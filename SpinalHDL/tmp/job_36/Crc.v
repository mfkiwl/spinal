==> flow/design.v <==
module Crc (
  input               io_flush,
  input               io_input_valid,
  input      [3:0]    io_input_payload,
  output     [31:0]   io_result,
  output     [31:0]   io_resultNext,
  input               clk,
  input               reset
);
  wire       [31:0]   _zz_1;
  wire       [31:0]   _zz_2;
  wire       [31:0]   _zz_3;
  wire       [31:0]   _zz_4;
  wire                _zz_5;
  wire       [0:0]    _zz_6;
  wire       [20:0]   _zz_7;
  wire                _zz_8;
  wire       [0:0]    _zz_9;
  wire       [9:0]    _zz_10;
  wire                _zz_11;
  wire       [0:0]    _zz_12;
  wire       [20:0]   _zz_13;
  wire                _zz_14;
  wire       [0:0]    _zz_15;
  wire       [9:0]    _zz_16;
  reg        [31:0]   state_4;
  reg        [31:0]   state_3;
  reg        [31:0]   state_2;
  reg        [31:0]   state_1;
  reg        [31:0]   state;
  wire       [31:0]   stateXor;
  wire       [31:0]   accXor;
  assign _zz_1 = (state <<< 1);
  assign _zz_2 = (state_1 <<< 1);
  assign _zz_3 = (state_2 <<< 1);
  assign _zz_4 = (state_3 <<< 1);
  assign _zz_5 = stateXor[9];
  assign _zz_6 = stateXor[10];
  assign _zz_7 = {stateXor[11],{stateXor[12],{stateXor[13],{stateXor[14],{stateXor[15],{stateXor[16],{stateXor[17],{stateXor[18],{stateXor[19],{_zz_8,{_zz_9,_zz_10}}}}}}}}}}};
  assign _zz_8 = stateXor[20];
  assign _zz_9 = stateXor[21];
  assign _zz_10 = {stateXor[22],{stateXor[23],{stateXor[24],{stateXor[25],{stateXor[26],{stateXor[27],{stateXor[28],{stateXor[29],{stateXor[30],stateXor[31]}}}}}}}}};
  assign _zz_11 = accXor[9];
  assign _zz_12 = accXor[10];
  assign _zz_13 = {accXor[11],{accXor[12],{accXor[13],{accXor[14],{accXor[15],{accXor[16],{accXor[17],{accXor[18],{accXor[19],{_zz_14,{_zz_15,_zz_16}}}}}}}}}}};
  assign _zz_14 = accXor[20];
  assign _zz_15 = accXor[21];
  assign _zz_16 = {accXor[22],{accXor[23],{accXor[24],{accXor[25],{accXor[26],{accXor[27],{accXor[28],{accXor[29],{accXor[30],accXor[31]}}}}}}}}};
  always @ (*) begin
    state_4 = state_3;
    state_4 = (_zz_4 ^ ((io_input_payload[3] ^ state_3[31]) ? 32'h04c11db7 : 32'h0));
  end
  always @ (*) begin
    state_3 = state_2;
    state_3 = (_zz_3 ^ ((io_input_payload[2] ^ state_2[31]) ? 32'h04c11db7 : 32'h0));
  end
  always @ (*) begin
    state_2 = state_1;
    state_2 = (_zz_2 ^ ((io_input_payload[1] ^ state_1[31]) ? 32'h04c11db7 : 32'h0));
  end
  always @ (*) begin
    state_1 = state;
    state_1 = (_zz_1 ^ ((io_input_payload[0] ^ state[31]) ? 32'h04c11db7 : 32'h0));
  end
  assign stateXor = (state ^ 32'hffffffff);
  assign accXor = (state_4 ^ 32'hffffffff);
  assign io_result = {stateXor[0],{stateXor[1],{stateXor[2],{stateXor[3],{stateXor[4],{stateXor[5],{stateXor[6],{stateXor[7],{stateXor[8],{_zz_5,{_zz_6,_zz_7}}}}}}}}}}};
  assign io_resultNext = {accXor[0],{accXor[1],{accXor[2],{accXor[3],{accXor[4],{accXor[5],{accXor[6],{accXor[7],{accXor[8],{_zz_11,{_zz_12,_zz_13}}}}}}}}}}};
  always @ (posedge clk or posedge reset) begin
    if (reset) begin
      state <= 32'hffffffff;
    end else begin
      if(io_input_valid)begin
        state <= state_4;
      end
      if(io_flush)begin
        state <= 32'hffffffff;
      end
    end
  end
endmodule
======== Step by step through the tools: Crc ========
Tool output for the design above, in the order of the flow.
Line numbers count from 1 in the design file above.
Library cell names are shortened.
The mark - stands for no value.
inputs
  design top .............................. Crc
  clock ................................... clk
  cell library ............................ sky130hd
  timing corner ........................... tt_025C_1v80

======== Word level ========
Yosys after proc, flatten, opt, wreduce and memory -nomap, before mapping. Memory bits, and registers merged into a memory's read port (data or address), are not among the register bits. Print and check cells are not counted. Equal cells are merged and count once.
operators by class
  bitwise gates (word level) .............. 10
  mux-type cells .......................... 6
  reduce/logical cells .................... 1
operators with widths
  cell                                             number
  32-bit by 27-bit bitwise XOR with 32-bit output  4
  27-bit 2-to-1 mux                                4
  32-bit NOT                                       2
  32-bit 2-to-1 mux                                2
  1-bit bitwise XOR                                4
  2-bit nonzero test                               1
storage and ports
  word-level cells ........................ 18
  register bits ........................... 32

======== Logic depth ========
Longest topological path by Yosys (ltp), each cell counted once; first at word level (registers and memories cut), then after technology mapping (sequential cells cut; the memories' decode and read muxes count).
depth
  word-level depth ........................ 14
  ABC_AREA ................................ 0
  gate-level depth with buffers ........... 5
  depth with buffers taken out ............ 5

======== Synthesis result ========
Source: synth_stat.txt of the flow (Yosys; design flattened, memories mapped). It holds for the ABC_AREA given above (unset counts as 0); a run with the other value may have another netlist.
cell types
  type           number  area in all (µm²)
  dfstp_2        32      840.806
  xnor2_1        26      227.718
  inv_1          33      123.869
  buf_4          12      90.086
  xnor2_4        3       82.579
  a211o_1        9       78.826
  o211ai_1       9       67.565
  a21oi_1        12      60.058
  xnor3_1        2       45.043
  nor2_1         10      37.536
  o21ai_0        7       35.034
  nand2_1        9       33.782
  o21ai_1        5       25.024
  xor3_2         1       25.024
  xnor3_2        1       23.773
  clkbuf_1       6       22.522
  dlygate4sd1_1  2       17.517
  xor2_1         2       17.517
Other cell types: 7; their cells: 8.
synthesis totals
  mapped flip-flops ....................... 32
  area of sequential cells ................ 840.8 µm²
  cells in the netlist .................... 189
  chip area (Yosys) ....................... 1914.3 µm²

======== Path before layout ========
Source: OpenSTA report_checks on the synthesized netlist (no wires, ideal clock, input and output delay 20% of the period each), path of least setup slack; recovery checks are left aside. Register names are those of the netlist, which keeps one name where synthesis merged equal registers.
path after synthesis
  path kind ............................... input -> output
  start ................................... input port io_input_payload[3]
  end ..................................... output port io_resultNext[20]
  launch time at the first pin ............ 0.652 ns
  clock period ............................ 3.26 ns
  setup slack ............................. 0.825 ns
  external output delay ................... 0.652 ns
  data arrival time ....................... 1.783 ns
  stages .................................. 4
  delay of the path ....................... 1.131 ns
  synthesis period reached ................ 2.435 ns
"delay of the path" is the arrival time less input delay plus setup time.
At an output port there is no setup time.
"stages": output pins that drive a net of the path, with the launching flip-flop's if there is one; two outputs of one cell count as two.
"synthesis period reached" = period - worst setup slack (recovery checks aside). The figure is calculated, with input and output delays left at 20% of the set period.
Between the ends stands the longest chain of elaborated cells between them, by number of cells; it is not shown to be the way that was timed. Of several equally long chains one is given.
A line is the first line of the expression or statement that the cell stems from. Yosys adds cells for indexed reads and writes and turns some case tables into memories.
on the way, after synthesis
  path through ............................ xor2_1 > inv_2 > xnor3_2 > xnor2_1
  cells in the longest elaborated chain ... 4
  elaborated cells on any way between the ends .. 4
  classes of those cells .................. mux: 1; logic: 3
RTL lines, path after synthesis
  element                                          line  RTL
  from (decl)                                      4     input      [3:0]    io_input_payload,
  1-bit bitwise XOR                                51    state_4 = (_zz_4 ^ ((io_input_payload[3] ^ state_3[31]) ? 32'h04c11db7 : 32'h0));
  27-bit 2-to-1 mux                                51
  32-bit by 27-bit bitwise XOR with 32-bit output  51
  32-bit NOT                                       -
  to (decl)                                        6     output     [31:0]   io_resultNext,
Nets of the timed path that keep an RTL name, with a line that drives or declares them; the list need not be complete.
named nets, after synthesis
  net                line
  io_resultNext[31]  6

======== Worst path after layout ========
Path of least setup slack in the final report of run B (OpenROAD, finished layout, wires in). Where an end is a register, its clock arrival counts in the times.
path after layout
  path kind ............................... register -> output
  start ................................... register state[28]
  end ..................................... output port io_resultNext[20]
  stages .................................. 7
  data arrival time ....................... 1.99 ns
  clock period ............................ 1.59 ns
  launch time at the first pin ............ 0.27 ns
  external output delay ................... 0.32 ns
  setup slack ............................. -0.72 ns
Between the ends stands the longest chain of elaborated cells between them, by number of cells; it is not shown to be the way that was timed. Of several equally long chains one is given.
At most two assigning lines are given for a register; there are more.
on the way, after layout
  path through ............................ dfstp_2 > xor2_4 > inv_4 > xnor3_2 > buf_6 > xnor2_4 > buf_6
  cells in the longest elaborated chain ... 7
  elaborated cells on any way between the ends .. 7
  classes of those cells .................. mux: 1; logic: 6
RTL lines, path after layout
  element                                          line  RTL
  from (decl)                                      30    reg        [31:0]   state;
  from (assign)                                    71    state <= 32'hffffffff;
  from (assign)                                    74    state <= state_4;
  32-bit by 27-bit bitwise XOR with 32-bit output  63    state_1 = (_zz_1 ^ ((io_input_payload[0] ^ state[31]) ? 32'h04c11db7 : 32'h0));
  32-bit by 27-bit bitwise XOR with 32-bit output  59    state_2 = (_zz_2 ^ ((io_input_payload[1] ^ state_1[31]) ? 32'h04c11db7 : 32'h0));
  32-bit by 27-bit bitwise XOR with 32-bit output  55    state_3 = (_zz_3 ^ ((io_input_payload[2] ^ state_2[31]) ? 32'h04c11db7 : 32'h0));
  1-bit bitwise XOR                                51    state_4 = (_zz_4 ^ ((io_input_payload[3] ^ state_3[31]) ? 32'h04c11db7 : 32'h0));
  27-bit 2-to-1 mux                                51
  32-bit by 27-bit bitwise XOR with 32-bit output  51
  32-bit NOT                                       -
  to (decl)                                        6     output     [31:0]   io_resultNext,

FLOW RESULTS
============

Design Crc on sky130hd. What follows are 2 stored runs of the flow, each under its own settings; their order means nothing. The constraints put input and output delay at 20% of the set period each and load the outputs with 0.01 pF.
"achieved clock period (ns)" is the run's clock period less its worst setup slack. It is reckoned from that one timing run; input and output delays stay at 20% of the period that was set.
"worst setup path time (ns)": the worst setup path's part of the clock period (all of it between registers, 20% less for each end at a port) less its slack. A launch clock that arrives late makes it longer, a capture clock that arrives late makes it shorter.

Flow files of run A
==> flow/run.sh <==
#!/bin/bash
# the make line also repeats the synthesis and layout settings of config.mk as NAME=value (left out here)
make -C /OpenROAD-flow-scripts/flow DESIGN_CONFIG=/design/flow/config.mk WORK_HOME=/design/flow/orfs CLKGATE_MAP_FILE= finish
==> flow/config.mk <==
export PLATFORM = sky130hd
export DESIGN_NAME = Crc
export DESIGN_NICKNAME = Crc
export VERILOG_FILES = /design/flow/design.v
export SDC_FILE = /design/flow/constraint.sdc
export NUM_CORES = 4
export LEC_CHECK = 0
export CAP_MARGIN = 20
export CELL_PAD_IN_SITES_GLOBAL_PLACEMENT = 3
export CORE_MARGIN = 2
export CORE_UTILIZATION = 71
export PLACE_DENSITY_LB_ADDON = 0.21
export SETUP_SLACK_MARGIN = 0.01
export SLEW_MARGIN = 10
export TNS_END_PERCENT = 40
==> flow/constraint.sdc <==
create_clock -name core_clock -period 2.71 [get_ports {clk}]
set_input_delay 0.5420 -clock core_clock [delete_from_list [all_inputs] [get_ports {clk}]]
set_output_delay 0.5420 -clock core_clock [all_outputs]
set_load 0.01 [all_outputs]

report of run A: did not finish, place, FLW-0024

Flow files of run B
==> flow/run.sh <==
#!/bin/bash
# the make line also repeats the synthesis and layout settings of config.mk as NAME=value (left out here)
make -C /OpenROAD-flow-scripts/flow DESIGN_CONFIG=/design/flow/config.mk WORK_HOME=/design/flow/orfs CLKGATE_MAP_FILE= finish
==> flow/config.mk <==
export PLATFORM = sky130hd
export DESIGN_NAME = Crc
export DESIGN_NICKNAME = Crc
export VERILOG_FILES = /design/flow/design.v
export SDC_FILE = /design/flow/constraint.sdc
export NUM_CORES = 4
export LEC_CHECK = 0
export CAP_MARGIN = 20
export CELL_PAD_IN_SITES_DETAIL_PLACEMENT = 1
export CORE_ASPECT_RATIO = 1.52
export CORE_MARGIN = 2
export CORE_UTILIZATION = 18
export GPL_TIMING_DRIVEN = 0
export MIN_ROUTING_LAYER = met1
export PLACE_DENSITY_LB_ADDON = 0.16
export SLEW_MARGIN = 5
==> flow/constraint.sdc <==
create_clock -name core_clock -period 1.59 [get_ports {clk}]
set_input_delay 0.3180 -clock core_clock [delete_from_list [all_inputs] [get_ports {clk}]]
set_output_delay 0.3180 -clock core_clock [all_outputs]
set_load 0.01 [all_outputs]

report of run B
yosys chip area after synthesis (um^2): 1914.3
finish__design__die__area: 11494.2
finish__design__instance__area__stdcell: 3900.0
finish__design__instance__utilization: 0.3744
finish__timing__setup__ws: -0.723
finish__timing__setup__tns: -18.642
finish__timing__hold__ws: 0.498
achieved clock period (ns): 2.313
worst setup path time (ns): 1.99
worst setup path kind: register -> output
