==> flow/design.v <==
module BmbToApb3Bridge (
  input               io_input_cmd_valid,
  output              io_input_cmd_ready,
  input               io_input_cmd_payload_last,
  input      [3:0]    io_input_cmd_payload_fragment_source,
  input      [0:0]    io_input_cmd_payload_fragment_opcode,
  input      [15:0]   io_input_cmd_payload_fragment_address,
  input      [1:0]    io_input_cmd_payload_fragment_length,
  input      [31:0]   io_input_cmd_payload_fragment_data,
  input      [3:0]    io_input_cmd_payload_fragment_mask,
  input      [3:0]    io_input_cmd_payload_fragment_context,
  output              io_input_rsp_valid,
  input               io_input_rsp_ready,
  output              io_input_rsp_payload_last,
  output     [3:0]    io_input_rsp_payload_fragment_source,
  output     [0:0]    io_input_rsp_payload_fragment_opcode,
  output     [31:0]   io_input_rsp_payload_fragment_data,
  output     [3:0]    io_input_rsp_payload_fragment_context,
  output     [15:0]   io_output_PADDR,
  output     [0:0]    io_output_PSEL,
  output              io_output_PENABLE,
  input               io_output_PREADY,
  output              io_output_PWRITE,
  output     [31:0]   io_output_PWDATA,
  input      [31:0]   io_output_PRDATA,
  input               io_output_PSLVERROR,
  input               clk,
  input               reset
);
  wire                _zz_2;
  wire                bmbBuffer_cmd_valid;
  reg                 bmbBuffer_cmd_ready;
  wire                bmbBuffer_cmd_payload_last;
  wire       [3:0]    bmbBuffer_cmd_payload_fragment_source;
  wire       [0:0]    bmbBuffer_cmd_payload_fragment_opcode;
  wire       [15:0]   bmbBuffer_cmd_payload_fragment_address;
  wire       [1:0]    bmbBuffer_cmd_payload_fragment_length;
  wire       [31:0]   bmbBuffer_cmd_payload_fragment_data;
  wire       [3:0]    bmbBuffer_cmd_payload_fragment_mask;
  wire       [3:0]    bmbBuffer_cmd_payload_fragment_context;
  reg                 bmbBuffer_rsp_valid;
  wire                bmbBuffer_rsp_ready;
  wire                bmbBuffer_rsp_payload_last;
  wire       [3:0]    bmbBuffer_rsp_payload_fragment_source;
  reg        [0:0]    bmbBuffer_rsp_payload_fragment_opcode;
  wire       [31:0]   bmbBuffer_rsp_payload_fragment_data;
  wire       [3:0]    bmbBuffer_rsp_payload_fragment_context;
  wire                _zz_1;
  wire                bmbBuffer_rsp_m2sPipe_valid;
  wire                bmbBuffer_rsp_m2sPipe_ready;
  wire                bmbBuffer_rsp_m2sPipe_payload_last;
  wire       [3:0]    bmbBuffer_rsp_m2sPipe_payload_fragment_source;
  wire       [0:0]    bmbBuffer_rsp_m2sPipe_payload_fragment_opcode;
  wire       [31:0]   bmbBuffer_rsp_m2sPipe_payload_fragment_data;
  wire       [3:0]    bmbBuffer_rsp_m2sPipe_payload_fragment_context;
  reg                 bmbBuffer_rsp_m2sPipe_rValid;
  reg                 bmbBuffer_rsp_m2sPipe_rData_last;
  reg        [3:0]    bmbBuffer_rsp_m2sPipe_rData_fragment_source;
  reg        [0:0]    bmbBuffer_rsp_m2sPipe_rData_fragment_opcode;
  reg        [31:0]   bmbBuffer_rsp_m2sPipe_rData_fragment_data;
  reg        [3:0]    bmbBuffer_rsp_m2sPipe_rData_fragment_context;
  reg                 state;
  assign _zz_2 = (! state);
  assign _zz_1 = (! (io_input_rsp_valid && (! io_input_rsp_ready)));
  assign io_input_cmd_ready = (bmbBuffer_cmd_ready && _zz_1);
  assign bmbBuffer_cmd_valid = (io_input_cmd_valid && _zz_1);
  assign bmbBuffer_cmd_payload_last = io_input_cmd_payload_last;
  assign bmbBuffer_cmd_payload_fragment_source = io_input_cmd_payload_fragment_source;
  assign bmbBuffer_cmd_payload_fragment_opcode = io_input_cmd_payload_fragment_opcode;
  assign bmbBuffer_cmd_payload_fragment_address = io_input_cmd_payload_fragment_address;
  assign bmbBuffer_cmd_payload_fragment_length = io_input_cmd_payload_fragment_length;
  assign bmbBuffer_cmd_payload_fragment_data = io_input_cmd_payload_fragment_data;
  assign bmbBuffer_cmd_payload_fragment_mask = io_input_cmd_payload_fragment_mask;
  assign bmbBuffer_cmd_payload_fragment_context = io_input_cmd_payload_fragment_context;
  assign bmbBuffer_rsp_ready = ((1'b1 && (! bmbBuffer_rsp_m2sPipe_valid)) || bmbBuffer_rsp_m2sPipe_ready);
  assign bmbBuffer_rsp_m2sPipe_valid = bmbBuffer_rsp_m2sPipe_rValid;
  assign bmbBuffer_rsp_m2sPipe_payload_last = bmbBuffer_rsp_m2sPipe_rData_last;
  assign bmbBuffer_rsp_m2sPipe_payload_fragment_source = bmbBuffer_rsp_m2sPipe_rData_fragment_source;
  assign bmbBuffer_rsp_m2sPipe_payload_fragment_opcode = bmbBuffer_rsp_m2sPipe_rData_fragment_opcode;
  assign bmbBuffer_rsp_m2sPipe_payload_fragment_data = bmbBuffer_rsp_m2sPipe_rData_fragment_data;
  assign bmbBuffer_rsp_m2sPipe_payload_fragment_context = bmbBuffer_rsp_m2sPipe_rData_fragment_context;
  assign io_input_rsp_valid = bmbBuffer_rsp_m2sPipe_valid;
  assign bmbBuffer_rsp_m2sPipe_ready = io_input_rsp_ready;
  assign io_input_rsp_payload_last = bmbBuffer_rsp_m2sPipe_payload_last;
  assign io_input_rsp_payload_fragment_source = bmbBuffer_rsp_m2sPipe_payload_fragment_source;
  assign io_input_rsp_payload_fragment_opcode = bmbBuffer_rsp_m2sPipe_payload_fragment_opcode;
  assign io_input_rsp_payload_fragment_data = bmbBuffer_rsp_m2sPipe_payload_fragment_data;
  assign io_input_rsp_payload_fragment_context = bmbBuffer_rsp_m2sPipe_payload_fragment_context;
  always @ (*) begin
    bmbBuffer_cmd_ready = 1'b0;
    if(! _zz_2) begin
      if(io_output_PREADY)begin
        bmbBuffer_cmd_ready = 1'b1;
      end
    end
  end
  assign io_output_PSEL[0] = bmbBuffer_cmd_valid;
  assign io_output_PENABLE = state;
  assign io_output_PWRITE = (bmbBuffer_cmd_payload_fragment_opcode == 1'b1);
  assign io_output_PADDR = bmbBuffer_cmd_payload_fragment_address;
  assign io_output_PWDATA = bmbBuffer_cmd_payload_fragment_data;
  always @ (*) begin
    bmbBuffer_rsp_valid = 1'b0;
    if(! _zz_2) begin
      if(io_output_PREADY)begin
        bmbBuffer_rsp_valid = 1'b1;
      end
    end
  end
  assign bmbBuffer_rsp_payload_fragment_data = io_output_PRDATA;
  assign bmbBuffer_rsp_payload_fragment_source = io_input_cmd_payload_fragment_source;
  assign bmbBuffer_rsp_payload_fragment_context = io_input_cmd_payload_fragment_context;
  assign bmbBuffer_rsp_payload_last = 1'b1;
  always @ (*) begin
    bmbBuffer_rsp_payload_fragment_opcode = 1'b0;
    if(io_output_PSLVERROR)begin
      bmbBuffer_rsp_payload_fragment_opcode = 1'b1;
    end
  end
  always @ (posedge clk or posedge reset) begin
    if (reset) begin
      bmbBuffer_rsp_m2sPipe_rValid <= 1'b0;
      state <= 1'b0;
    end else begin
      if(bmbBuffer_rsp_ready)begin
        bmbBuffer_rsp_m2sPipe_rValid <= bmbBuffer_rsp_valid;
      end
      if(_zz_2)begin
        state <= bmbBuffer_cmd_valid;
      end else begin
        if(io_output_PREADY)begin
          state <= 1'b0;
        end
      end
    end
  end
  always @ (posedge clk) begin
    if(bmbBuffer_rsp_ready)begin
      bmbBuffer_rsp_m2sPipe_rData_last <= bmbBuffer_rsp_payload_last;
      bmbBuffer_rsp_m2sPipe_rData_fragment_source <= bmbBuffer_rsp_payload_fragment_source;
      bmbBuffer_rsp_m2sPipe_rData_fragment_opcode <= bmbBuffer_rsp_payload_fragment_opcode;
      bmbBuffer_rsp_m2sPipe_rData_fragment_data <= bmbBuffer_rsp_payload_fragment_data;
      bmbBuffer_rsp_m2sPipe_rData_fragment_context <= bmbBuffer_rsp_payload_fragment_context;
    end
  end
endmodule
---- From RTL to reports: BmbToApb3Bridge ----
The steps from the RTL of BmbToApb3Bridge to its reports follow in flow order.
Lines are those of the file above, counted from 1.
Library cell names are shortened.
The mark - stands for no value.
design
  design top .............................. BmbToApb3Bridge
  clock ................................... clk
  cell library ............................ sky130hd
  corner .................................. tt_025C_1v80

---- After elaboration ----
Yosys after proc, flatten, opt, wreduce and memory -nomap, before mapping. Enables and synchronous resets that opt folds into registers are not counted as muxes. Memory bits, and registers merged into a memory's read port (data or address), are not among the register bits. Print and check cells are not counted. Equal cells are merged and count once.
word-level totals
  register bits after elaboration ......... 43
  bits of input ports ..................... 102
  output and inout port bits .............. 95
  elaborated cells ........................ 18
operators by class
  multiplexer cells ....................... 5
  reduce/logical cells .................... 7
operator list
  cell               count
  1-bit 2-to-1 mux   5
  1-bit logical AND  3
  1-bit zero test    3
  1-bit logical OR   1

---- Longest topological paths ----
Yosys ltp: most cells in a row. Word level: on the elaborated netlist, between registers, memories and ports. Mapped: between sequential cells and ports; inverters and the memories' decode and read muxes count.
depth
  depth after elaboration ................. 5
  ABC_AREA ................................ 0
  gate-level depth with buffers ........... 3
  gate-level depth less buffers ........... 3

---- Synthesis result ----
Source: synth_stat.txt of the flow (Yosys; design flattened, memories mapped). It holds for the ABC_AREA given above (unset counts as 0); a run with the other value may have another netlist.
Totals and module areas in this step are rounded.
synthesis totals
  standard cells after synthesis .......... 104
  chip area (Yosys) ....................... 0.00172 mm2
  area of sequential cells ................ 0.00128 mm2
  flip-flops .............................. 43
  buffers ................................. 50
cells by type
  cell      count  total area (um2)
  edfxtp_1  41     1.23E+03
  buf_4     50     375.36
  dfrtp_1   2      50.048
  nor2b_4   1      13.763
  and2_4    1      8.758
  inv_1     2      7.507
  nand2_1   2      7.507
  nand2b_1  1      6.256
  o22ai_1   1      6.256
  conb_1    1      3.754
  inv_2     1      3.754
  nor2_1    1      3.754

---- Worst setup path after synthesis ----
OpenSTA on the mapped netlist: ideal clock, no wires. The path of least setup slack (recovery checks aside). Input and output delay are each 20% of the period. Register names are those of the netlist, which keeps one name where synthesis merged equal registers.
timing path after synthesis
  path type ............................... register to output
  start ................................... register bmbBuffer_rsp_m2sPipe_rValid
  end ..................................... output port io_output_PSEL[0]
  clock period ............................ 2,160 ps
  output delay ............................ 432 ps
  launch time at the first pin ............ 0 ps
  data arrival time ....................... 1,273 ps
  data required time ...................... 1,728 ps
  path slack .............................. 455 ps
  delay of the path ....................... 1,273 ps
  driving pins on the path ................ 4
  path buffers ............................ 0
  period reached after synthesis .......... 1,705 ps
"delay of the path" is the arrival time less input delay plus setup time.
At an output port there is no setup time.
"driving pins on the path": output pins that drive a net of the path, with the launching flip-flop's if there is one; two outputs of one cell count as two.
"period reached after synthesis" is the clock period less the worst setup slack; recovery checks do not enter. This is arithmetic on one report: input and output delays are still those of the set period (20% each).
Between the ends stands the longest chain of elaborated cells between them, by number of cells; it is not shown to be the way that was timed. Of several equally long chains one is given.
Each line given opens the expression or statement behind the cell; cells for indexed reads and writes are added by Yosys, which also makes memories of some case tables.
on the way, after synthesis
  path through ............................ dfrtp_1 > nor2b_4 > inv_2 > and2_4
  cells in the longest elaborated chain ... 3
  elaborated cells on any way between the ends .. 3
  RTL lines with such cells ............... 2
  classes of those cells .................. reduce/logical: 3
RTL lines, path after synthesis
  what               RTL line  text
  start, declared    56        reg                 bmbBuffer_rsp_m2sPipe_rValid;
  start, assigned    122       bmbBuffer_rsp_m2sPipe_rValid <= 1'b0;
  start, assigned    126       bmbBuffer_rsp_m2sPipe_rValid <= bmbBuffer_rsp_valid;
  1-bit logical AND  64        assign _zz_1 = (! (io_input_rsp_valid && (! io_input_rsp_ready)));
  1-bit zero test    64
  1-bit logical AND  66        assign bmbBuffer_cmd_valid = (io_input_cmd_valid && _zz_1);
  end, declared      20        output     [0:0]    io_output_PSEL,

---- Timing after layout ----
Path of least setup slack in the final report of run A (OpenROAD, finished layout, wires in). Where an end is a register, its clock arrival counts in the times.
The report prints the path's times to 10 ps; the period is as set.
timing path post-layout
  path type ............................... input to output
  start ................................... input port io_output_PREADY
  end ..................................... output port io_input_cmd_ready
  clock period ............................ 1,790 ps
  input delay ............................. 360 ps
  output delay ............................ 360 ps
  launch time at the first pin ............ 360 ps
  data arrival time ....................... 1,270 ps
  data required time ...................... 1,430 ps
  path slack .............................. 160 ps
  driving pins on the path ................ 4
  path buffers ............................ 2
Between the ends stands the longest chain of elaborated cells between them, by number of cells; it is not shown to be the way that was timed. Of several equally long chains one is given.
on the way, post-layout
  path through ............................ clkdlybuf4s50_1 > nand2_1 > nor2_1 > dlygate4sd2_1
  cells in the longest elaborated chain ... 3
  elaborated cells on any way between the ends .. 3
  classes of those cells .................. mux: 2; reduce/logical: 1
RTL lines, path post-layout
  what               RTL line  text
  start, declared    22        input               io_output_PREADY,
  1-bit 2-to-1 mux   92        if(io_output_PREADY)begin
  1-bit 2-to-1 mux   91        if(! _zz_2) begin
  1-bit logical AND  65        assign io_input_cmd_ready = (bmbBuffer_cmd_ready && _zz_1);
  end, declared      3         output              io_input_cmd_ready,

Record of 2 stored runs of the RTL-to-layout flow on BmbToApb3Bridge, platform sky130hd. The runs are unordered. Constraints: input delay and output delay 20% of the set period each, output load 0.01 pF.
"period achieved": clock period set for the run, less the worst setup slack. It is reckoned from that one timing run; input and output delays stay at 20% of the period that was set.
"total power of the final layout": no workload was simulated; the value follows from the tool's default switching activity.
Results are given in rounded form.

---- run A ----
settings
  period_ns = 1.79
  CORE_UTILIZATION = 42
  CAP_MARGIN = 20
  CORE_MARGIN = 2
  SLEW_MARGIN = 20
results
  utilization after routing ............... 60.2 %
  total power of the final layout ......... 0.00226 W
  period achieved ......................... 1,629 ps
  worst setup slack after layout .......... 161 ps
  synthesized cell area ................... 0.00172 mm2
  die area ................................ 0.00462 mm2

---- run B ----
settings
  period_ns = 2.57
  CORE_UTILIZATION = 58
  SETUP_SLACK_MARGIN = -0.21
  PLACE_DENSITY_LB_ADDON = 0.13
  TNS_END_PERCENT = 75
  ABC_AREA = 1
  GPL_TIMING_DRIVEN = 1
  SLEW_MARGIN = 35
  CAP_MARGIN = 20
  CORE_MARGIN = 2
results
  utilization after routing ............... 84.3 %
  total power of the final layout ......... 0.00148 W
  period achieved ......................... 2,326 ps
  worst setup slack after layout .......... 244 ps
  synthesized cell area ................... 0.00171 mm2
  die area ................................ 0.0034 mm2
