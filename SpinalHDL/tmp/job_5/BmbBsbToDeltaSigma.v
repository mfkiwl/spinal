==> flow/design.v <==
module BmbBsbToDeltaSigma (
  input               io_ctrl_cmd_valid,
  output              io_ctrl_cmd_ready,
  input               io_ctrl_cmd_payload_last,
  input      [0:0]    io_ctrl_cmd_payload_fragment_opcode,
  input      [11:0]   io_ctrl_cmd_payload_fragment_address,
  input      [1:0]    io_ctrl_cmd_payload_fragment_length,
  input      [31:0]   io_ctrl_cmd_payload_fragment_data,
  input      [3:0]    io_ctrl_cmd_payload_fragment_mask,
  input      [3:0]    io_ctrl_cmd_payload_fragment_context,
  output              io_ctrl_rsp_valid,
  input               io_ctrl_rsp_ready,
  output              io_ctrl_rsp_payload_last,
  output     [0:0]    io_ctrl_rsp_payload_fragment_opcode,
  output     [31:0]   io_ctrl_rsp_payload_fragment_data,
  output     [3:0]    io_ctrl_rsp_payload_fragment_context,
  input               io_input_valid,
  output              io_input_ready,
  input      [31:0]   io_input_payload_data,
  input      [3:0]    io_input_payload_mask,
  input               io_input_payload_last,
  output     [1:0]    io_outputs,
  input               clk,
  input               reset
);
  wire                core_io_input_ready;
  wire       [1:0]    core_io_outputs;
  wire                ctrl_readHaltTrigger;
  wire                ctrl_writeHaltTrigger;
  wire                ctrl_rsp_valid;
  wire                ctrl_rsp_ready;
  wire                ctrl_rsp_payload_last;
  wire       [0:0]    ctrl_rsp_payload_fragment_opcode;
  wire       [31:0]   ctrl_rsp_payload_fragment_data;
  wire       [3:0]    ctrl_rsp_payload_fragment_context;
  wire                _zz_1;
  wire                _zz_2;
  wire                _zz_3;
  reg                 _zz_4;
  reg                 _zz_5;
  reg        [0:0]    _zz_6;
  reg        [31:0]   _zz_7;
  reg        [3:0]    _zz_8;
  wire                ctrl_askWrite;
  wire                ctrl_askRead;
  wire                ctrl_doWrite;
  wire                ctrl_doRead;
  reg        [1:0]    _zz_9;
  reg        [11:0]   _zz_10;
  BsbToDeltaSigma core (
    .io_channelCount          (_zz_9[1:0]                   ),  
    .io_rate                  (_zz_10[11:0]                 ),  
    .io_input_valid           (io_input_valid               ),  
    .io_input_ready           (core_io_input_ready          ),  
    .io_input_payload_data    (io_input_payload_data[31:0]  ),  
    .io_input_payload_mask    (io_input_payload_mask[3:0]   ),  
    .io_input_payload_last    (io_input_payload_last        ),  
    .io_outputs               (core_io_outputs[1:0]         ),  
    .clk                      (clk                          ),  
    .reset                    (reset                        )   
  );
  assign ctrl_readHaltTrigger = 1'b0;
  assign ctrl_writeHaltTrigger = 1'b0;
  assign _zz_1 = (! (ctrl_readHaltTrigger || ctrl_writeHaltTrigger));
  assign ctrl_rsp_ready = (_zz_2 && _zz_1);
  assign _zz_2 = ((1'b1 && (! _zz_3)) || io_ctrl_rsp_ready);
  assign _zz_3 = _zz_4;
  assign io_ctrl_rsp_valid = _zz_3;
  assign io_ctrl_rsp_payload_last = _zz_5;
  assign io_ctrl_rsp_payload_fragment_opcode = _zz_6;
  assign io_ctrl_rsp_payload_fragment_data = _zz_7;
  assign io_ctrl_rsp_payload_fragment_context = _zz_8;
  assign ctrl_askWrite = (io_ctrl_cmd_valid && (io_ctrl_cmd_payload_fragment_opcode == 1'b1));
  assign ctrl_askRead = (io_ctrl_cmd_valid && (io_ctrl_cmd_payload_fragment_opcode == 1'b0));
  assign ctrl_doWrite = ((io_ctrl_cmd_valid && io_ctrl_cmd_ready) && (io_ctrl_cmd_payload_fragment_opcode == 1'b1));
  assign ctrl_doRead = ((io_ctrl_cmd_valid && io_ctrl_cmd_ready) && (io_ctrl_cmd_payload_fragment_opcode == 1'b0));
  assign ctrl_rsp_valid = io_ctrl_cmd_valid;
  assign io_ctrl_cmd_ready = ctrl_rsp_ready;
  assign ctrl_rsp_payload_last = 1'b1;
  assign ctrl_rsp_payload_fragment_opcode = 1'b0;
  assign ctrl_rsp_payload_fragment_data = 32'h0;
  assign ctrl_rsp_payload_fragment_context = io_ctrl_cmd_payload_fragment_context;
  assign io_input_ready = core_io_input_ready;
  assign io_outputs = core_io_outputs;
  always @ (posedge clk or posedge reset) begin
    if (reset) begin
      _zz_4 <= 1'b0;
    end else begin
      if(_zz_2)begin
        _zz_4 <= (ctrl_rsp_valid && _zz_1);
      end
    end
  end
  always @ (posedge clk) begin
    if(_zz_2)begin
      _zz_5 <= ctrl_rsp_payload_last;
      _zz_6 <= ctrl_rsp_payload_fragment_opcode;
      _zz_7 <= ctrl_rsp_payload_fragment_data;
      _zz_8 <= ctrl_rsp_payload_fragment_context;
    end
    case(io_ctrl_cmd_payload_fragment_address)
      12'h010 : begin
        if(ctrl_doWrite)begin
          _zz_9 <= io_ctrl_cmd_payload_fragment_data[1 : 0];
        end
      end
      12'h014 : begin
        if(ctrl_doWrite)begin
          _zz_10 <= io_ctrl_cmd_payload_fragment_data[11 : 0];
        end
      end
      default : begin
      end
    endcase
  end
endmodule
module BsbToDeltaSigma (
  input      [1:0]    io_channelCount,
  input      [11:0]   io_rate,
  input               io_input_valid,
  output              io_input_ready,
  input      [31:0]   io_input_payload_data,
  input      [3:0]    io_input_payload_mask,
  input               io_input_payload_last,
  output reg [1:0]    io_outputs,
  input               clk,
  input               reset
);
  wire       [0:0]    _zz_1;
  reg                 _zz_2;
  wire       [15:0]   _zz_3;
  wire       [15:0]   _zz_4;
  wire                decoder_downSizer_io_input_ready;
  wire                decoder_downSizer_io_output_valid;
  wire       [31:0]   decoder_downSizer_io_output_payload_data;
  wire       [3:0]    decoder_downSizer_io_output_payload_mask;
  wire                decoder_downSizer_io_output_payload_last;
  wire                channels_0_toSigmaDelta_io_output;
  wire                channels_1_toSigmaDelta_io_output;
  wire                _zz_5;
  wire       [1:0]    _zz_6;
  reg                 decoder_downSizer_io_output_thrown_valid;
  wire                decoder_downSizer_io_output_thrown_ready;
  wire       [31:0]   decoder_downSizer_io_output_thrown_payload_data;
  wire       [3:0]    decoder_downSizer_io_output_thrown_payload_mask;
  wire                decoder_downSizer_io_output_thrown_payload_last;
  wire                decoder_toStream_valid;
  wire                decoder_toStream_ready;
  wire       [31:0]   decoder_toStream_payload;
  wire                decoder_output_valid;
  wire                decoder_output_ready;
  reg        [15:0]   decoder_output_payload_0;
  reg        [15:0]   decoder_output_payload_1;
  wire                decoder_adapter_valid;
  wire                decoder_adapter_ready;
  wire       [15:0]   decoder_adapter_payload_0;
  wire       [15:0]   decoder_adapter_payload_1;
  reg        [11:0]   sampler_counter = 12'b000000000000;
  wire                sampler_fire;
  wire                decoder_output_m2sPipe_valid;
  wire                decoder_output_m2sPipe_ready;
  wire       [15:0]   decoder_output_m2sPipe_payload_0;
  wire       [15:0]   decoder_output_m2sPipe_payload_1;
  reg                 decoder_output_m2sPipe_rValid;
  reg        [15:0]   decoder_output_m2sPipe_rData_0;
  reg        [15:0]   decoder_output_m2sPipe_rData_1;
  reg        [15:0]   sampler_state_0;
  reg        [15:0]   sampler_state_1;
  reg                 channels_0_buffer;
  reg                 channels_1_buffer;
  assign _zz_5 = (! decoder_downSizer_io_output_payload_mask[0]);
  assign _zz_6 = (io_channelCount - 2'b01);
  BsbDownSizerAlignedMultiWidth decoder_downSizer (
    .io_sel                    (_zz_1                                           ),  
    .io_input_valid            (io_input_valid                                  ),  
    .io_input_ready            (decoder_downSizer_io_input_ready                ),  
    .io_input_payload_data     (io_input_payload_data[31:0]                     ),  
    .io_input_payload_mask     (io_input_payload_mask[3:0]                      ),  
    .io_input_payload_last     (io_input_payload_last                           ),  
    .io_output_valid           (decoder_downSizer_io_output_valid               ),  
    .io_output_ready           (_zz_2                                           ),  
    .io_output_payload_data    (decoder_downSizer_io_output_payload_data[31:0]  ),  
    .io_output_payload_mask    (decoder_downSizer_io_output_payload_mask[3:0]   ),  
    .io_output_payload_last    (decoder_downSizer_io_output_payload_last        ),  
    .clk                       (clk                                             ),  
    .reset                     (reset                                           )   
  );
  UIntToSigmaDeltaFirstOrder channels_0_toSigmaDelta (
    .io_input     (_zz_3[15:0]                        ),  
    .io_output    (channels_0_toSigmaDelta_io_output  ),  
    .clk          (clk                                ),  
    .reset        (reset                              )   
  );
  UIntToSigmaDeltaFirstOrder channels_1_toSigmaDelta (
    .io_input     (_zz_4[15:0]                        ),  
    .io_output    (channels_1_toSigmaDelta_io_output  ),  
    .clk          (clk                                ),  
    .reset        (reset                              )   
  );
  assign _zz_1 = _zz_6[0:0];
  assign io_input_ready = decoder_downSizer_io_input_ready;
  always @ (*) begin
    decoder_downSizer_io_output_thrown_valid = decoder_downSizer_io_output_valid;
    if(_zz_5)begin
      decoder_downSizer_io_output_thrown_valid = 1'b0;
    end
  end
  always @ (*) begin
    _zz_2 = decoder_downSizer_io_output_thrown_ready;
    if(_zz_5)begin
      _zz_2 = 1'b1;
    end
  end
  assign decoder_downSizer_io_output_thrown_payload_data = decoder_downSizer_io_output_payload_data;
  assign decoder_downSizer_io_output_thrown_payload_mask = decoder_downSizer_io_output_payload_mask;
  assign decoder_downSizer_io_output_thrown_payload_last = decoder_downSizer_io_output_payload_last;
  assign decoder_toStream_valid = decoder_downSizer_io_output_thrown_valid;
  assign decoder_downSizer_io_output_thrown_ready = decoder_toStream_ready;
  assign decoder_toStream_payload = decoder_downSizer_io_output_thrown_payload_data;
  assign decoder_adapter_valid = decoder_toStream_valid;
  assign decoder_toStream_ready = decoder_adapter_ready;
  assign decoder_adapter_payload_0 = decoder_toStream_payload[15 : 0];
  assign decoder_adapter_payload_1 = decoder_toStream_payload[31 : 16];
  assign decoder_output_valid = decoder_adapter_valid;
  assign decoder_adapter_ready = decoder_output_ready;
  always @ (*) begin
    decoder_output_payload_0 = 16'h0;
    case(io_channelCount)
      2'b01 : begin
        decoder_output_payload_0 = decoder_adapter_payload_0;
      end
      2'b10 : begin
        decoder_output_payload_0 = decoder_adapter_payload_0;
      end
      default : begin
      end
    endcase
  end
  always @ (*) begin
    decoder_output_payload_1 = 16'h0;
    case(io_channelCount)
      2'b01 : begin
        decoder_output_payload_1 = decoder_adapter_payload_0;
      end
      2'b10 : begin
        decoder_output_payload_1 = decoder_adapter_payload_1;
      end
      default : begin
      end
    endcase
  end
  assign sampler_fire = ((sampler_counter == io_rate) || (io_channelCount == 2'b00));
  assign decoder_output_ready = ((1'b1 && (! decoder_output_m2sPipe_valid)) || decoder_output_m2sPipe_ready);
  assign decoder_output_m2sPipe_valid = decoder_output_m2sPipe_rValid;
  assign decoder_output_m2sPipe_payload_0 = decoder_output_m2sPipe_rData_0;
  assign decoder_output_m2sPipe_payload_1 = decoder_output_m2sPipe_rData_1;
  assign decoder_output_m2sPipe_ready = (1'b1 && sampler_fire);
  assign _zz_3 = (sampler_state_0 ^ 16'h8000);
  always @ (*) begin
    io_outputs[0] = channels_0_buffer;
    io_outputs[1] = channels_1_buffer;
  end
  assign _zz_4 = (sampler_state_1 ^ 16'h8000);
  always @ (posedge clk) begin
    sampler_counter <= (sampler_counter + 12'h001);
    if(sampler_fire)begin
      sampler_counter <= 12'h0;
    end
    if(decoder_output_ready)begin
      decoder_output_m2sPipe_rData_0 <= decoder_output_payload_0;
      decoder_output_m2sPipe_rData_1 <= decoder_output_payload_1;
    end
    if((decoder_output_m2sPipe_valid && sampler_fire))begin
      sampler_state_0 <= decoder_output_m2sPipe_payload_0;
      sampler_state_1 <= decoder_output_m2sPipe_payload_1;
    end
    channels_0_buffer <= (channels_0_toSigmaDelta_io_output && (io_channelCount != 2'b00));
    channels_1_buffer <= (channels_1_toSigmaDelta_io_output && (io_channelCount != 2'b00));
  end
  always @ (posedge clk or posedge reset) begin
    if (reset) begin
      decoder_output_m2sPipe_rValid <= 1'b0;
    end else begin
      if(decoder_output_ready)begin
        decoder_output_m2sPipe_rValid <= decoder_output_valid;
      end
    end
  end
endmodule
module UIntToSigmaDeltaFirstOrder (
  input      [15:0]   io_input,
  output              io_output,
  input               clk,
  input               reset
);
  wire       [0:0]    _zz_1;
  wire       [1:0]    _zz_2;
  wire       [15:0]   _zz_3;
  reg        [16:0]   accumulator = 17'b00000000000000000;
  wire                counter_willIncrement;
  wire                counter_willClear;
  reg        [1:0]    counter_valueNext;
  reg        [1:0]    counter_value;
  wire                counter_willOverflowIfInc;
  wire                counter_willOverflow;
  wire       [2:0]    symbol;
  assign _zz_1 = counter_willIncrement;
  assign _zz_2 = {1'd0, _zz_1};
  assign _zz_3 = accumulator[15:0];
  assign counter_willClear = 1'b0;
  assign counter_willOverflowIfInc = (counter_value == 2'b10);
  assign counter_willOverflow = (counter_willOverflowIfInc && counter_willIncrement);
  always @ (*) begin
    if(counter_willOverflow)begin
      counter_valueNext = 2'b00;
    end else begin
      counter_valueNext = (counter_value + _zz_2);
    end
    if(counter_willClear)begin
      counter_valueNext = 2'b00;
    end
  end
  assign counter_willIncrement = 1'b1;
  assign symbol = (accumulator[16] ? 3'b110 : 3'b100);
  assign io_output = symbol[counter_value];
  always @ (posedge clk or posedge reset) begin
    if (reset) begin
      counter_value <= 2'b00;
    end else begin
      counter_value <= counter_valueNext;
    end
  end
  always @ (posedge clk) begin
    if((counter_value == 2'b10))begin
      accumulator <= ({1'b0,_zz_3} + {1'b0,io_input});
    end
  end
endmodule
module BsbDownSizerAlignedMultiWidth (
  input      [0:0]    io_sel,
  input               io_input_valid,
  output              io_input_ready,
  input      [31:0]   io_input_payload_data,
  input      [3:0]    io_input_payload_mask,
  input               io_input_payload_last,
  output              io_output_valid,
  input               io_output_ready,
  output reg [31:0]   io_output_payload_data,
  output reg [3:0]    io_output_payload_mask,
  output              io_output_payload_last,
  input               clk,
  input               reset
);
  reg        [2:0]    _zz_1;
  reg        [15:0]   _zz_2;
  reg        [1:0]    _zz_3;
  wire       [1:0]    _zz_4;
  wire       [1:0]    _zz_5;
  wire       [2:0]    _zz_6;
  wire       [0:0]    _zz_7;
  wire       [0:0]    _zz_8;
  reg        [1:0]    counter;
  reg                 end_1;
  assign _zz_4 = _zz_1[1:0];
  assign _zz_5 = 2'b10;
  assign _zz_6 = {1'd0, _zz_5};
  assign _zz_7 = (counter >>> 1);
  assign _zz_8 = (counter >>> 1);
  always @(*) begin
    case(io_sel)
      1'b0 : begin
        _zz_1 = _zz_6;
      end
      default : begin
        _zz_1 = 3'b100;
      end
    endcase
  end
  always @(*) begin
    case(_zz_7)
      1'b0 : begin
        _zz_2 = io_input_payload_data[15 : 0];
      end
      default : begin
        _zz_2 = io_input_payload_data[31 : 16];
      end
    endcase
  end
  always @(*) begin
    case(_zz_8)
      1'b0 : begin
        _zz_3 = io_input_payload_mask[1 : 0];
      end
      default : begin
        _zz_3 = io_input_payload_mask[3 : 2];
      end
    endcase
  end
  always @ (*) begin
    end_1 = 1'b0;
    case(io_sel)
      1'b0 : begin
        if((counter == 2'b10))begin
          end_1 = 1'b1;
        end
      end
      default : begin
        if((counter == 2'b00))begin
          end_1 = 1'b1;
        end
      end
    endcase
  end
  assign io_input_ready = (io_output_ready && end_1);
  assign io_output_valid = io_input_valid;
  assign io_output_payload_last = (io_input_payload_last && end_1);
  always @ (*) begin
    io_output_payload_data = 32'h0;
    case(io_sel)
      1'b0 : begin
        io_output_payload_data[15 : 0] = _zz_2;
      end
      default : begin
        io_output_payload_data[31 : 0] = io_input_payload_data[31 : 0];
      end
    endcase
  end
  always @ (*) begin
    io_output_payload_mask = 4'b0000;
    case(io_sel)
      1'b0 : begin
        io_output_payload_mask[1 : 0] = _zz_3;
      end
      default : begin
        io_output_payload_mask[3 : 0] = io_input_payload_mask[3 : 0];
      end
    endcase
  end
  always @ (posedge clk or posedge reset) begin
    if (reset) begin
      counter <= 2'b00;
    end else begin
      if((io_output_valid && io_output_ready))begin
        counter <= (counter + _zz_4);
      end
      if((io_input_valid && io_input_ready))begin
        counter <= 2'b00;
      end
    end
  end
endmodule
# Reports on BmbBsbToDeltaSigma

What the tools print for BmbBsbToDeltaSigma, step after step.
Lines are those of the file above, counted from 1.
Operators carry their Yosys type and port widths (W data, S select, Z words).
Library cell names are shortened.
Not given: --

Design top: BmbBsbToDeltaSigma
Clock port: clk
Cell library: sky130hd
Timing corner: tt_025C_1v80

# Elaborated design

Source: Yosys, flattened and elaborated, memories not mapped. Widths are those after wreduce. Registers that Yosys merges into a memory's read port (data or address) are not register bits. Print and check cells do not count. Equal cells are merged and count once.

Shift operators: 2
Bitwise logic cells: 2
Equal/unequal tests: 8
Multiplexer cells: 18
$add $sub $neg: 7
Reduce/logical cells: 20

Operators by type and width:

| cell                    | number |
| $mux W16                | 3 |
| $add A16 B16 Y17        | 2 |
| $pmux W16 S2            | 1 |
| $eq A12 B5 Y1 const B   | 2 |
| $mux W2                 | 7 |
| $add A12 B1 Y12 const B | 1 |
| $eq A12 B12 Y1          | 1 |
| $logic_and A1 B1 Y1     | 8 |
| $eq A2 B2 Y1 const B    | 4 |
| $mux W1                 | 7 |
| $shiftx A3 B2 Y1        | 2 |
| $add A2 B1 Y2 const B   | 2 |
| $logic_not A2 Y1        | 2 |
| $reduce_and A2 Y1       | 2 |
| $reduce_bool A2 Y1      | 2 |
| $logic_or A1 B1 Y1      | 3 |
| $not A1 Y1              | 2 |
| $logic_not A1 Y1        | 2 |
| $eq A2 B1 Y1 const B    | 1 |
| $add A2 B2 Y2           | 1 |
| $reduce_or A2 Y1        | 1 |
| $sub A1 B1 Y1 const B   | 1 |

Flip-flop bits (word level): 138

# Depth

Longest topological path by Yosys (ltp), each cell counted once; first at word level (registers and memories cut), then after technology mapping (sequential cells cut; the memories' decode and read muxes count).

Depth in word-level cells: 7
ABC_AREA: 0
Gate-level depth with buffers: 7

# Synthesis result

The flow's flattened synthesis, as Yosys stat reports it; memories are mapped. The netlist is that of the ABC_AREA named above (0 if unset); the other value can give another one.

Flip-flops: 137
Chip area (Yosys): 6,794.0 sq um
Standard cells after synthesis: 547

Cell types:

| cell type | number | area in all (sq um) |
| edfxtp_1  | 116    | 3.48E+03 |
| ha_1      | 36     | 450.432 |
| dfxtp_1   | 14     | 280.269 |
| buf_4     | 37     | 277.766 |
| xor2_1    | 29     | 253.994 |
| nand2_1   | 49     | 183.926 |
| dfrtp_1   | 7      | 175.168 |
| a22o_1    | 17     | 148.893 |
| xnor2_1   | 16     | 140.134 |
| a21boi_0  | 17     | 127.622 |
| a21oi_1   | 25     | 125.12 |
| nor2_1    | 33     | 123.869 |
| o21ai_0   | 15     | 75.072 |
| inv_1     | 15     | 56.304 |
| a21o_1    | 7      | 52.55 |
| o21a_1    | 7      | 52.55 |
| and3_1    | 7      | 43.792 |
| fa_1      | 2      | 40.038 |

Not listed: further types 41, cells in them 98.
The figures by module come from a second, unflattened synthesis with its own total; it is not the netlist above.

Cells (unflattened synthesis): 592
Area (unflattened synthesis): 7,283.2 sq um

Rows give one instance, submodules left out.

Modules:

| module                        | times used | cells | seq. area (sq um) | area (sq um) |
| BsbToDeltaSigma               | 1          | 211   | 2,227.1           | 3,086.7 |
| UIntToSigmaDeltaFirstOrder    | 2          | 133   | 560.5             | 1,406.3 |
| BmbBsbToDeltaSigma            | 1          | 66    | 565.5             | 903.4 |
| BsbDownSizerAlignedMultiWidth | 1          | 49    | 25.0              | 480.5 |

# Path before layout

OpenSTA on the mapped netlist: ideal clock, no wires. The path of least setup slack (recovery checks aside). Input and output delay are each 20% of the period. Register names are those of the netlist, which keeps one name where synthesis merged equal registers.

Kind: register to output
Start: reg core.sampler_counter[0]
End: out io_input_ready
Delay of the path: 1.718 ns
Period: 3.21 ns
Path buffers: 1
Driving pins on the path: 7
Launch time at the first pin: 0.000 ns
Setup slack: 0.850 ns
External output delay: 0.642 ns
Data required time: 2.568 ns
Arrival: 1.718 ns
Synthesis period reached: 2.36 ns

"delay of the path" is the arrival time less input delay plus setup time.
At an output port there is no setup time.
"driving pins on the path": output pins that drive a net of the path, with the launching flip-flop's if there is one; two outputs of one cell count as two.
"synthesis period reached" is the clock period less the worst setup slack; recovery checks do not enter. This is arithmetic on one report: input and output delays are still those of the set period (20% each).
Between the ends stands the longest chain of elaborated cells between them, by number of cells; it is not shown to be the way that was timed. Of several equally long chains one is given.
Each line given opens the expression or statement behind the cell; cells for indexed reads and writes are added by Yosys, which also makes memories of some case tables.

Path through: dfxtp_1 -> buf_2 -> xor2_1 -> nor4_1 -> a31o_4 -> or2_4 -> o22a_1
Cells in the longest elaborated chain: 5

RTL lines, path post-synthesis:

| item                | line | RTL |
| start: declaration  | 158  | `reg        [11:0]   sampler_counter = 12'b000000000000;` |
| start: assignment   | 265  | `sampler_counter <= (sampler_counter + 12'h001);` |
| start: assignment   | 267  | `sampler_counter <= 12'h0;` |
| $eq A12 B12 Y1      | 252  | `assign sampler_fire = ((sampler_counter == io_rate) \|\| (io_channelCount == 2'b00));` |
| $logic_or A1 B1 Y1  | 252  |  |
| $logic_or A1 B1 Y1  | 253  | `assign decoder_output_ready = ((1'b1 && (! decoder_output_m2sPipe_valid)) \|\| decoder_output_m2sPipe_ready);` |
| $mux W1             | 210  | `if(_zz_5)begin` |
| $logic_and A1 B1 Y1 | 414  | `assign io_input_ready = (io_output_ready && end_1);` |
| end: declaration    | 18   | `output              io_input_ready,` |

# Worst path after layout

Path of least setup slack in the final report of flow run 1 (OpenROAD, finished layout, wires in). Where an end is a register, its clock arrival counts in the times.

Kind: register to register
Start: reg core.channels_1_toSigmaDelta.accumulator[0]
End: reg core.channels_1_toSigmaDelta.accumulator[16]
Path buffers: 0
Arrival: 2.69 ns
Setup slack: 0.06 ns
Driving pins on the path: 8
Data required time: 2.75 ns
Launch time at the first pin: 0.41 ns
Library setup time: 0.25 ns
Period: 2.59 ns

Between the ends stands the longest chain of elaborated cells between them, by number of cells; it is not shown to be the way that was timed. Of several equally long chains one is given.

Path through: edfxtp_1 -> ha_1 -> fa_1 -> a211oi_2 -> o21a_1 -> or3_1 -> nand3_1 -> a311o_1
Cells in the longest elaborated chain: 1

RTL lines, path post-layout:

| item               | line | RTL |
| start: declaration | 299  | `reg        [16:0]   accumulator = 17'b00000000000000000;` |
| start: assignment  | 335  | `accumulator <= ({1'b0,_zz_3} + {1'b0,io_input});` |
| $add A16 B16 Y17   | 335  |  |
| end: assignment    | 335  |  |
| end: declaration   | 299  |  |

==> runs of BmbBsbToDeltaSigma <==
Measured results for BmbBsbToDeltaSigma: 2 stored runs of the Yosys and OpenROAD flow on sky130hd. The settings differ; the order carries no meaning. The constraints put input and output delay at 20% of the set period each and load the outputs with 0.01 pF.
"total power of the final layout" is the tool's figure for a default switching activity; nothing was simulated.
A setting shown as n/a is not set for that run.

| name                                           | flow run 1 | flow run 2 |
| period_ns                                      | 2.59       | 1.83       |
| CORE_UTILIZATION                               | 59         | 32         |
| PLACE_DENSITY_LB_ADDON                         | 0.2        | 0.13       |
| CELL_PAD_IN_SITES_GLOBAL_PLACEMENT             | 1          | 0          |
| TNS_END_PERCENT                                | 20         | 95         |
| CAP_MARGIN                                     | 20         | 30         |
| CORE_MARGIN                                    | 2          | 2          |
| SLEW_MARGIN                                    | 20         | 20         |
| CORE_ASPECT_RATIO                              | n/a        | 1.94       |
| GPL_TIMING_DRIVEN                              | n/a        | 1          |
| CTS_CLUSTER_SIZE                               | n/a        | 35         |
| MIN_ROUTING_LAYER                              | n/a        | met2       |
| post-route setup TNS (ns)                      | 0.000      | -14.036    |
| total power of the final layout (W)            | 0.005557   | 0.007931   |
| die footprint (sq um)                          | 12,389.9   | 22,477.9   |
| standard-cell area of the final layout (sq um) | 8,279.2    | 9,635.5    |
| cell area after synthesis (sq um)              | 6,794.0    | 6,794.0    |
| worst setup slack after layout (ns)            | 0.061      | -0.425     |
| utilization after layout (%)                   | 73.1       | 46.0       |
